==> flow/design.v <==
`timescale 1ns / 1ps
module x7segb(  input wire [15:0] x,
                input wire cclk,
                input wire clr,
                output reg [6:0] a_to_g,
                output reg [3:0] an,
                output wire dp 
                );
    reg [1:0] s;
    reg [3:0] digit;
    wire [3:0] aen;
    assign dp = 1;
    assign aen[3] = x[15] | x[14] | x[13] | x[12];
    assign aen[2] = x[15] | x[14] | x[13] | x[12] 
                    | x[11] | x[10] | x[9] | x[8];
    assign aen[1] = x[15] | x[14] | x[13] | x[12] 
                    | x[11] | x[10] | x[9] | x[8] 
                    | x[7] | x[6] | x[5] | x[4];
    assign aen[0] = 1;
    always @(*)
        case(s)
            0: digit = x[3:0];
            1: digit = x[7:4];
            2: digit = x[11:8];
            3: digit = x[15:12];
            default: digit = x[3:0];
        endcase
    always @(*)
        case(digit)
            0: a_to_g =     7'b0000001;
            1: a_to_g =     7'b1001111;
            2: a_to_g =     7'b0010010;
            3: a_to_g =     7'b0000110;
            4: a_to_g =     7'b1001100;
            5: a_to_g =     7'b0100100;
            6: a_to_g =     7'b0100000;
            7: a_to_g =     7'b0001111;
            8: a_to_g =     7'b0000000;
            9: a_to_g =     7'b0000100;
            'hA: a_to_g =   7'b0001000;
            'hB: a_to_g =   7'b1100000;
            'hC: a_to_g =   7'b0110001;
            'hD: a_to_g =   7'b1000010;
            'hE: a_to_g =   7'b0110000;
            'hF: a_to_g =   7'b0111000;
            default: a_to_g =   7'b0000001;
        endcase  
    always @(*)
        begin
            an = 4'b1111;
            if(aen[s] == 1)
                an[s] = 0;
        end
    always @(posedge cclk or posedge clr)
        begin
            if(clr == 1)
                s <= 0;
            else
                s <= s+1;
        end
endmodule
== Step by step through the tools: x7segb ==
The steps from the RTL of x7segb to its reports follow in flow order.
Lines are those of the file above, counted from 1.
Cell names lack the library's common part.
The mark n/a stands for no value.
Set-up
  design top: x7segb
  clock input: cclk
  standard-cell library: sky130hd
  library corner: tt_025C_1v80

== After elaboration ==
Counts by Yosys on the flattened word-level netlist (proc, flatten, opt, wreduce; memories kept). Register bits leave out memories and registers merged into their read ports (data or address); mux counts leave out enables and synchronous resets folded into registers. Print and check cells are left out. Cells with the same type and inputs are merged into one.
Yosys's memory passes give these memory sizes; they may raise the number of words (mostly to a power of two), join words into wider ones and drop unused or constant bits.
Word-level totals
  bits in registers: 2
  latch bits: 0
  RAM bits: 0
  memory bits (read-only): 112
  word width x clocked read ports: 0
  memory cells: 1
  bits of input ports: 18
  output and inout port bits: 12
  word-level cells: 26
Memory list
  (no name shown): depth 16, width 7, read ports 1, write ports 0, line 29  | case(digit)
Cells by class
  add/subtract/negate cells: 2
  multiply operators: 0
  div/mod/pow operators: 0
  magnitude comparators: 0
  equality and inequality tests: 3
  shift-type cells: 3
  multiplexer cells: 2
  bitwise logic cells: 13
  reduce/logical cells: 1
Operators with widths (number)
  4-bit case mux with 4-bit select: 1
  1-bit OR: 11
  1-bit by 3-bit variable shift with 4-bit output (first input constant): 2
  2-bit == test (second input constant): 2
  4-bit by 2-bit indexed select with 1-bit output: 1
  4-bit OR: 1
  4-bit inverter: 1
  4-bit 2-to-1 mux: 1
  2-bit negation with 3-bit output: 1
  2-bit by 1-bit adder with 2-bit output (second input constant): 1
  2-bit by 1-bit == test with 1-bit output (second input constant): 1
  2-bit zero test: 1

== Logic depth ==
Longest topological path by Yosys (ltp), each cell counted once; first at word level (registers and memories cut), then after technology mapping (sequential cells cut; the memories' decode and read muxes count).
Depth
  word-level depth: 13
  ABC_AREA: 0
  mapped depth: 8
  gate-level depth less buffers: 8

== Mapped cells and area ==
The flow's flattened synthesis, as Yosys stat reports it; memories are mapped. The netlist is that of the ABC_AREA named above (0 if unset); the other value can give another one.
Totals and module areas in this step are rounded.
Cell types
  ha_1: number 11, area in all 137.632 sq um
  mux2i_1: number 11, area in all 110.106 sq um
  dfrtp_1: number 2, area in all 50.048 sq um
  inv_1: number 11, area in all 41.29 sq um
  a222oi_1: number 4, area in all 40.038 sq um
  o22ai_1: number 3, area in all 18.768 sq um
  nand2_1: number 4, area in all 15.014 sq um
  clkbuf_8: number 1, area in all 13.763 sq um
  nor4_1: number 2, area in all 12.512 sq um
  buf_6: number 1, area in all 11.261 sq um
  mux2_2: number 1, area in all 11.261 sq um
  a21oi_1: number 2, area in all 10.01 sq um
  a221o_1: number 1, area in all 10.01 sq um
  a32o_1: number 1, area in all 10.01 sq um
  or2_4: number 1, area in all 8.758 sq um
  xnor2_1: number 1, area in all 8.758 sq um
  and3_2: number 1, area in all 7.507 sq um
  buf_4: number 1, area in all 7.507 sq um
Not listed: further types 6, cells in them 6.
Mapped netlist
  cells in the netlist: 65
  mapped area: 558 sq um
  sequential part of the area: 50.0 sq um
  mapped flip-flops: 2
  buffers: 3

== Timing after synthesis ==
OpenSTA on the mapped netlist: ideal clock, no wires. The path of least setup slack (recovery checks aside). Input and output delay are each 20% of the period. Register names are those of the netlist, which keeps one name where synthesis merged equal registers.
Timing path after synthesis
  path type: register to output
  start: register s[0]
  end: output port a_to_g[2]
  clock period: 3.04 ns
  external output delay: 0.608 ns
  launch time at the first pin: 0.000 ns
  data arrival time: 2.101 ns
  data required time: 2.432 ns
  slack: 0.331 ns
  path delay: 2.101 ns
  stages: 9
  buffers on the path: 1
  period reached after synthesis: 2.709 ns
"path delay" is the arrival time less input delay plus setup time.
A path that ends at an output port has no setup time.
"stages": output pins that drive a net of the path, with the launching flip-flop's if there is one; two outputs of one cell count as two.
"period reached after synthesis" is the clock period less the worst setup slack; recovery checks do not enter. This is arithmetic on one report: input and output delays are still those of the set period (20% each).
The rows between start and end are the longest chain of elaborated cells between them; the timing report does not say that the signal goes this way. Where chains are equally long, one stands for them.
A line is the first line of the expression or statement that the cell stems from. Yosys adds cells for indexed reads and writes and turns some case tables into memories.
A memory read counts as a cell of the chain, while the word-level depth stops at memories.
On the way, after synthesis
  path through: dfrtp_1 inv_1 ha_1 clkbuf_8 mux2i_1 inv_1 ha_1 or3_2 o21ai_0
  length of the longest elaborated chain: 3
  elaborated cells on any way between the ends: 6
  RTL lines with such cells: 2
  those cells by class: 3 x eq/ne; 1 x mux; 1 x reduce/logical; 1 x memory
Ends and longest elaborated chain, after synthesis
  from (decl): line 9  | reg [1:0] s;
  from (assign): line 57  | s <= 0;
  from (assign): line 59  | s <= s+1;
  2-bit == test: line 21  | case(s)
  4-bit case mux with 4-bit select: line 21
  memory read 16 x 7 bit: line 29  | case(digit)
  to (decl): line 5  | output reg [6:0] a_to_g,

== Path in the finished layout ==
Path of least setup slack in the final report of run A (OpenROAD, finished layout, wires in). Where an end is a register, its clock arrival counts in the times.
Timing path post-layout
  path type: register to output
  start: register s[1]
  end: output port a_to_g[5]
  clock period: 1.74 ns
  external output delay: 0.35 ns
  launch time at the first pin: 0.23 ns
  data arrival time: 2.36 ns
  data required time: 1.39 ns
  slack: -0.97 ns
  stages: 10
  buffers on the path: 2
The rows between start and end are the longest chain of elaborated cells between them; the timing report does not say that the signal goes this way. Where chains are equally long, one stands for them.
A memory read counts as a cell of the chain, while the word-level depth stops at memories.
On the way, post-layout
  path through: dfrtp_2 inv_4 ha_4 a222oi_1 mux2i_4 buf_6 ha_4 mux2i_1 a32o_2 buf_6
  length of the longest elaborated chain: 3
  elaborated cells on any way between the ends: 6
  RTL lines with such cells: 2
  those cells by class: 3 x eq/ne; 1 x mux; 1 x reduce/logical; 1 x memory
Ends and longest elaborated chain, post-layout
  from (decl): line 9  | reg [1:0] s;
  from (assign): line 57  | s <= 0;
  from (assign): line 59  | s <= s+1;
  2-bit == test: line 21  | case(s)
  4-bit case mux with 4-bit select: line 21
  memory read 16 x 7 bit: line 29  | case(digit)
  to (decl): line 5  | output reg [6:0] a_to_g,

Wiki page: x7segb / flow data

Stored flow runs of x7segb (2 of them; Yosys, OpenROAD, sky130hd). They differ in their settings and are not a sequence. Constraints: input delay and output delay 20% of the set period each, output load 0.01 pF.
"achieved clock period" = clock period - worst setup slack. The figure is calculated, with input and output delays left at 20% of the set period.
"worst setup path time" means the part of the period allowed to the worst setup path (the constraints hold back 20% at inputs and 20% at outputs) less its slack; where the path has registers, the arrival times of their clocks count too.
"power" rests on the timing tool's default activity at the inputs, not on a simulated workload.
Measured values are rounded.
[run A] settings: period_ns=1.74, CAP_MARGIN=20, CORE_MARGIN=2, CORE_UTILIZATION=40, SLEW_MARGIN=20
[run A] result: chip area after synthesis (Yosys) 558 sq um, die area 1710 sq um, standard-cell area of the final layout 1190 sq um, utilization 91.5 %, worst setup slack after layout -0.969 ns, total negative slack -6.97 ns, power 357 uW, achieved clock period 2.709 ns, worst setup path time 2.36 ns, worst setup path kind register to output
[run B] settings: period_ns=1.7, CORE_UTILIZATION=48, SETUP_SLACK_MARGIN=0.18, PLACE_DENSITY_LB_ADDON=0.14, TNS_END_PERCENT=20, GPL_ROUTABILITY_DRIVEN=0, CAP_MARGIN=40, SLEW_MARGIN=5, MIN_ROUTING_LAYER=met2, CORE_MARGIN=2
[run B] result: did not finish, clock tree synthesis stopped with DPL-0038
